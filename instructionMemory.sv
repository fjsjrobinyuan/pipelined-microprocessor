==> flow/design.v <==
module instructionMemory (
    input [width-1:0] instructionAddress,
    input writeEnable,
    input fetchEnable,
    input [width-1:0] instructionInput,
    output reg [width-1:0] instructionOutput,
    input clk
);
parameter width=32;
parameter address=16;
reg [width-1:0] memory [address-1:0];
integer a;
initial begin
    for (a = 0; a < address; a = a + 1) begin
        memory[a] = 32'h00000000;
    end
end
always @(posedge clk) begin
    if (writeEnable && !fetchEnable) begin
        memory[instructionAddress] <= instructionInput;
    end
    if (fetchEnable && !writeEnable) begin
        instructionOutput <= memory[instructionAddress];
    end
end
endmodule
Tool chain data of instructionMemory

The steps from the RTL of instructionMemory to its reports follow in flow order.
Lines are those of the file above, counted from 1.
Operators: Yosys type, input widths -> output width; for muxes data width and select width s.
A cell with -- has no value.

Top module: instructionMemory
Clock: clk
Standard-cell library: sky130hd
Library corner: tt_025C_1v80

Word-level counts

Source: Yosys, flattened and elaborated, memories not mapped. Widths are those after wreduce; folded enables and synchronous resets count as part of the registers. Registers that Yosys merges into a memory's read port (data or address) are not register bits. Print and check cells do not count. Equal cells are merged and count once.
Yosys's memory passes give these memory sizes; they may raise the number of words (mostly to a power of two), join words into wider ones and drop unused or constant bits.

Bits in registers: 0
RAM bits: 512
Word width x clocked read ports: 32
Memory cells: 1
Input port bits: 67
Output and inout port bits: 32
Word-level cells: 8

Muxes and demuxes: 3
Reductions and logical operators: 4

Memory list:

| memory | words | width | rd ports | write ports | RTL line | RTL |
| memory | 16    | 32    | 1        | 1           | 11       | `reg [width-1:0] memory [address-1:0];` |

Operators with widths:

| operator          | count |
| $mux 32           | 1 |
| $mux 4            | 1 |
| $logic_and 1x1->1 | 2 |
| $logic_not 1->1   | 2 |
| $mux 1            | 1 |

Depth

Longest topological path by Yosys (ltp), each cell counted once; first at word level (registers and memories cut), then after technology mapping (sequential cells cut; the memories' decode and read muxes count).

Word-level depth: 3
ABC_AREA: 0
Mapped depth: 6
Mapped depth without buffers: 3

Netlist

The flow's flattened synthesis, as Yosys stat reports it; memories are mapped. The netlist is that of the ABC_AREA named above (0 if unset); the other value can give another one.

Cell types:

| type                       | count | total area (um^2) |
| sky130_fd_sc_hd__edfxtp_1  | 544   | 1.63E+04 |
| sky130_fd_sc_hd__mux4_2    | 128   | 2.88E+03 |
| sky130_fd_sc_hd__a22oi_1   | 64    | 480.461 |
| sky130_fd_sc_hd__nand2_1   | 33    | 123.869 |
| sky130_fd_sc_hd__buf_6     | 8     | 90.086 |
| sky130_fd_sc_hd__clkbuf_1  | 24    | 90.086 |
| sky130_fd_sc_hd__buf_2     | 11    | 55.053 |
| sky130_fd_sc_hd__nor2_1    | 13    | 48.797 |
| sky130_fd_sc_hd__nand4bb_1 | 2     | 22.522 |
| sky130_fd_sc_hd__nor3_1    | 4     | 20.019 |
| sky130_fd_sc_hd__nor2b_1   | 3     | 18.768 |
| sky130_fd_sc_hd__or4b_4    | 1     | 13.763 |
| sky130_fd_sc_hd__nand2b_1  | 2     | 12.512 |
| sky130_fd_sc_hd__buf_1     | 3     | 11.261 |
| sky130_fd_sc_hd__nand4b_1  | 1     | 8.758 |
| sky130_fd_sc_hd__buf_4     | 1     | 7.507 |
| sky130_fd_sc_hd__and2_1    | 1     | 6.256 |

Cells in the netlist: 843
Mapped area: 20,228.2 um^2
Area of sequential cells: 16,335.7 um^2
Flip-flops: 544
Buffers: 47

Worst setup path after synthesis

OpenSTA on the mapped netlist: ideal clock, no wires. The path of least setup slack (recovery checks aside). Input and output delay are each 20% of the period. Register names are those of the netlist, which keeps one name where synthesis merged equal registers.

Path type: input-to-reg
Start: in instructionAddress[0]
End: mem memory[0][0]
Clock period: 6,630 ps
Input delay: 1,326 ps
Library setup time: 461 ps
Time at the first pin: 1,326 ps
Arrival: 4,540 ps
Required time: 6,169 ps
Path slack: 1,628 ps
Delay of the path: 3,675 ps
Stages on the path: 5
Path buffers: 3
Synthesis period reached: 5,002 ps

"delay of the path" is the arrival time less input delay plus setup time.
"stages on the path" counts driving pins, that of a launching flip-flop among them; a cell with two outputs on the path counts twice.
"synthesis period reached" is the clock period less the worst setup slack; recovery checks do not enter. This is arithmetic on one report: input and output delays are still those of the set period (20% each).
Between the ends stands the longest chain of elaborated cells between them, by number of cells; it is not shown to be the way that was timed. Of several equally long chains one is given.
Each line given opens the expression or statement behind the cell; cells for indexed reads and writes are added by Yosys, which also makes memories of some case tables.

Path through: sky130_fd_sc_hd__clkbuf_1 -> sky130_fd_sc_hd__buf_6 -> sky130_fd_sc_hd__buf_4 -> sky130_fd_sc_hd__or4b_4 -> sky130_fd_sc_hd__nor3_1
Cells in the longest elaborated chain: 1
Elaborated cells on any way between the ends: 1
RTL lines with such cells: 1
Those cells by class: 1 x mux

RTL lines, path post-synthesis:

| item               | RTL line | RTL |
| start: declaration | 2        | `input [width-1:0] instructionAddress,` |
| $mux 4             | 19       | `if (writeEnable && !fetchEnable) begin` |
| end: declaration   | 11       | `reg [width-1:0] memory [address-1:0];` |

Timing after layout

From the final timing report of job 1: the path of least setup slack in the routed layout; clock arrival at registers is part of the times.
The report prints the path's times to 10 ps; the period is as set.

Path type: input-to-reg
Start: in instructionAddress[0]
End: mem memory[1][12]
Clock period: 7,100 ps
Input delay: 1,420 ps
Library setup time: 350 ps
Time at the first pin: 1,420 ps
Arrival: 3,890 ps
Required time: 7,320 ps
Path slack: 3,430 ps
Stages on the path: 4
Path buffers: 2

Between the ends stands the longest chain of elaborated cells between them, by number of cells; it is not shown to be the way that was timed. Of several equally long chains one is given.

Path through: sky130_fd_sc_hd__clkbuf_8 -> sky130_fd_sc_hd__nand4bb_1 -> sky130_fd_sc_hd__nor3_4 -> sky130_fd_sc_hd__buf_4
Cells in the longest elaborated chain: 1
Elaborated cells on any way between the ends: 1
RTL lines with such cells: 1
Those cells by class: 1 x mux

RTL lines, path post-layout:

| item               | RTL line | RTL |
| start: declaration | 2        | `input [width-1:0] instructionAddress,` |
| $mux 4             | 19       | `if (writeEnable && !fetchEnable) begin` |
| end: declaration   | 11       | `reg [width-1:0] memory [address-1:0];` |

# Flow runs of instructionMemory

Below are 2 stored runs of the flow (Yosys, OpenROAD; platform sky130hd) on instructionMemory, each with its settings and what was measured, unordered. Constraints: input delay and output delay 20% of the set period each, output load 0.01 pF.
"achieved clock period" is the run's clock period less its worst setup slack. It is reckoned from that one timing run; input and output delays stay at 20% of the period that was set.
By "overall power" is meant OpenSTA's value without simulated activity: inputs other than the clock are taken to toggle once in ten clock periods, and the tool carries that through the logic.
A setting shown as - is not set for that run.

| name                                   | job 1    | job 2    |
| period_ns                              | 7.1      | 5.21     |
| CORE_UTILIZATION                       | 48       | 40       |
| TNS_END_PERCENT                        | 35       | -        |
| GPL_ROUTABILITY_DRIVEN                 | 0        | -        |
| CTS_CLUSTER_DIAMETER                   | 250      | -        |
| SLEW_MARGIN                            | 35       | 20       |
| CAP_MARGIN                             | 20       | 20       |
| CORE_MARGIN                            | 2        | 2        |
| SETUP_SLACK_MARGIN                     | -        | 1.13     |
| achieved clock period (ps)             | 3,666    | 3,308    |
| worst setup slack after layout (ps)    | 3,434    | 1,902    |
| synthesis area (um^2)                  | 20,228.2 | 20,228.2 |
| area of the die (um^2)                 | 43,800.2 | 52,386.1 |
| setup total negative slack (ps)        | 0        | 0        |
| overall power (W)                      | 0.006496 | 0.0087   |
| standard-cell area after layout (um^2) | 23,277.3 | 23,518.8 |
