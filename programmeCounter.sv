==> flow/design.v <==
module programmeCounter(
    input logic clk,
    input logic [31:0] newPC,
    output logic [31:0] PC,
    input logic branchEnable
);
    logic [31:0] value;
    always_ff @(posedge clk) begin
        if (branchEnable)
            value <= newPC;
        else begin
            if (value == 32'hFFFFFFFF)
                value <= 32'h00000000;
            else
                value <= value + 1;
        end
    end
    assign PC = value;
endmodule
* Reports on programmeCounter *
What the tools print for programmeCounter, step after step.
Lines are those of the file above, counted from 1.
A cell with - has no value.

design
  top = programmeCounter
  clock input = clk
  library = sky130hd
  timing corner = tt_025C_1v80

* Word level *
Counts by Yosys on the flattened word-level netlist (proc, flatten, opt, wreduce; memories kept). Register bits leave out memories and registers merged into their read ports (data or address); mux counts leave out enables and synchronous resets folded into registers. Print and check cells are left out. Cells with the same type and inputs are merged into one.

cells by class
  $add $sub $neg = 1
  eq/ne operators = 1
  muxes and demuxes = 2

operators with widths
  kind                                                              number
  32-bit two-way mux                                                2
  32-bit by 1-bit adder with 32-bit output (second input constant)  1
  32-bit == test (second input constant)                            1

storage and ports
  register bits = 32
  input bits = 34

* Longest topological paths *
Depth = most cells in a row (Yosys ltp): at word level without a register or memory, in the mapped netlist without a sequential cell, where the memories' decode and read muxes count.

logic depth
  word-level depth = 3
  ABC_AREA = 0
  mapped depth = 6
  mapped depth without buffers = 6

* Netlist *
Yosys stat after the flow's synthesis: flattened, memories mapped to cells. It holds for the ABC_AREA given above (unset counts as 0); a run with the other value may have another netlist.

mapped netlist
  cell count = 203
  chip area (Yosys) = 1687.9 µm²
  mapped flip-flops = 32

cells by type
  cell type                  number  total area (µm²)
  sky130_fd_sc_hd__dfxtp_1   32      640.614
  sky130_fd_sc_hd__xor2_1    20      175.168
  sky130_fd_sc_hd__nand2_1   30      112.608
  sky130_fd_sc_hd__nand4_1   13      81.328
  sky130_fd_sc_hd__xnor2_1   9       78.826
  sky130_fd_sc_hd__o21ai_0   15      75.072
  sky130_fd_sc_hd__nor2_1    19      71.318
  sky130_fd_sc_hd__nand3_1   12      60.058
  sky130_fd_sc_hd__a211oi_1  7       52.55
  sky130_fd_sc_hd__nor3_1    7       35.034
  sky130_fd_sc_hd__a22o_1    3       26.275
  sky130_fd_sc_hd__nor4b_4   1       23.773
  sky130_fd_sc_hd__o31ai_1   3       22.522
  sky130_fd_sc_hd__nand4_4   1       21.27
  sky130_fd_sc_hd__nor4_4    1       21.27
  sky130_fd_sc_hd__clkbuf_1  5       18.768
  sky130_fd_sc_hd__nor4_1    3       18.768
  sky130_fd_sc_hd__and4_1    2       17.517

Not listed: further types 15, cells in them 20.

* Worst setup path after synthesis *
Source: OpenSTA report_checks on the synthesized netlist (no wires, ideal clock, input and output delay 20% of the period each), path of least setup slack; recovery checks are left aside. Register names are those of the netlist, which keeps one name where synthesis merged equal registers.

path post-synthesis
  kind = register to register
  start = register value[0]
  end = register value[13]
  period = 2650 ps
  setup time = 133 ps
  arrival = 1901 ps
  data required time = 2517 ps
  setup slack = 617 ps
  delay of the path = 2034 ps
  stages on the path = 7
  buffers on the path = 0
  period reached after synthesis = 2033 ps

"delay of the path" is the arrival time less input delay plus setup time.
"stages on the path": output pins that drive a net of the path, with the launching flip-flop's if there is one; two outputs of one cell count as two.
"period reached after synthesis" is the clock period less the worst setup slack; recovery checks do not enter. This is arithmetic on one report: input and output delays are still those of the set period (20% each).
The rows between start and end are the longest chain of elaborated cells between them; the timing report does not say that the signal goes this way. Where chains are equally long, one stands for them.
Each line given opens the expression or statement behind the cell; cells for indexed reads and writes are added by Yosys, which also makes memories of some case tables.
At most two assigning lines are given for a register; there are more.

between the ends, post-synthesis
  path through = sky130_fd_sc_hd__dfxtp_1 > sky130_fd_sc_hd__ha_1 > sky130_fd_sc_hd__nand4_2 > sky130_fd_sc_hd__nor4_4 > sky130_fd_sc_hd__nand2_2 > sky130_fd_sc_hd__nor4b_4 > sky130_fd_sc_hd__nor2_1
  length of the longest elaborated chain = 3
  elaborated cells on any way between the ends = 4
  RTL lines with such cells = 3

ends and longest elaborated chain, post-synthesis
  what                                      RTL line  text
  start, declared                           7         logic [31:0] value;
  start, assigned                           10        value <= newPC;
  start, assigned                           15        value <= value + 1;
  32-bit by 1-bit adder with 32-bit output  15
  32-bit two-way mux                        12        if (value == 32'hFFFFFFFF)
  32-bit two-way mux                        9         if (branchEnable)
  end, assigned                             10
  end, assigned                             15
  end, declared                             7

* Timing after layout *
From the final timing report of stored run 1: the path of least setup slack in the routed layout; clock arrival at registers is part of the times.
The report prints the path's times to 10 ps; the period is as set.

path after layout
  kind = register to register
  start = register value[0]
  end = register value[5]
  period = 2020 ps
  setup time = 100 ps
  arrival = 2050 ps
  data required time = 2190 ps
  setup slack = 140 ps
  stages on the path = 7
  buffers on the path = 0

The rows between start and end are the longest chain of elaborated cells between them; the timing report does not say that the signal goes this way. Where chains are equally long, one stands for them.
At most two assigning lines are given for a register; there are more.

between the ends, after layout
  path through = sky130_fd_sc_hd__dfxtp_2 > sky130_fd_sc_hd__ha_2 > sky130_fd_sc_hd__nand4_2 > sky130_fd_sc_hd__nor4_1 > sky130_fd_sc_hd__and4_1 > sky130_fd_sc_hd__nor2_1 > sky130_fd_sc_hd__a22o_1
  length of the longest elaborated chain = 3
  elaborated cells on any way between the ends = 4
  RTL lines with such cells = 3

ends and longest elaborated chain, after layout
  what                                      RTL line  text
  start, declared                           7         logic [31:0] value;
  start, assigned                           10        value <= newPC;
  start, assigned                           15        value <= value + 1;
  32-bit by 1-bit adder with 32-bit output  15
  32-bit two-way mux                        12        if (value == 32'hFFFFFFFF)
  32-bit two-way mux                        9         if (branchEnable)
  end, assigned                             10
  end, assigned                             15
  end, declared                             7

Data sheet: physical implementation of programmeCounter

Design programmeCounter on sky130hd. What follows are 2 stored runs of the flow, each under its own settings; their order means nothing. The constraints put input and output delay at 20% of the set period each and load the outputs with 0.01 pF.
"period reached" means the clock period less the worst setup slack. The figure is calculated, with input and output delays left at 20% of the set period.
Among the settings, - means not set for that run.
Results: - = not shown.

name                                stored run 1  stored run 2
period_ns                           2.02          1.65
CORE_UTILIZATION                    42            71
PLACE_DENSITY_LB_ADDON              0.0           0.18
HOLD_SLACK_MARGIN                   0.16          -
CTS_CLUSTER_SIZE                    81            78
CAP_MARGIN                          5             30
CORE_MARGIN                         2             5
SLEW_MARGIN                         20            20
SETUP_SLACK_MARGIN                  -             0.05
CORE_ASPECT_RATIO                   -             0.76
TNS_END_PERCENT                     -             15
CTS_CLUSTER_DIAMETER                -             325
MIN_ROUTING_LAYER                   -             met1
post-synthesis cell area (µm²)      1687.9        -
setup total negative slack (ps)     0             -
period reached (ps)                 1877          -
area inside the die boundary (µm²)  4542.1        -
utilization                         0.657         -
setup slack of the worst path (ps)  143           -

Stored run 2: not finished: placement ended with error FLW-0024
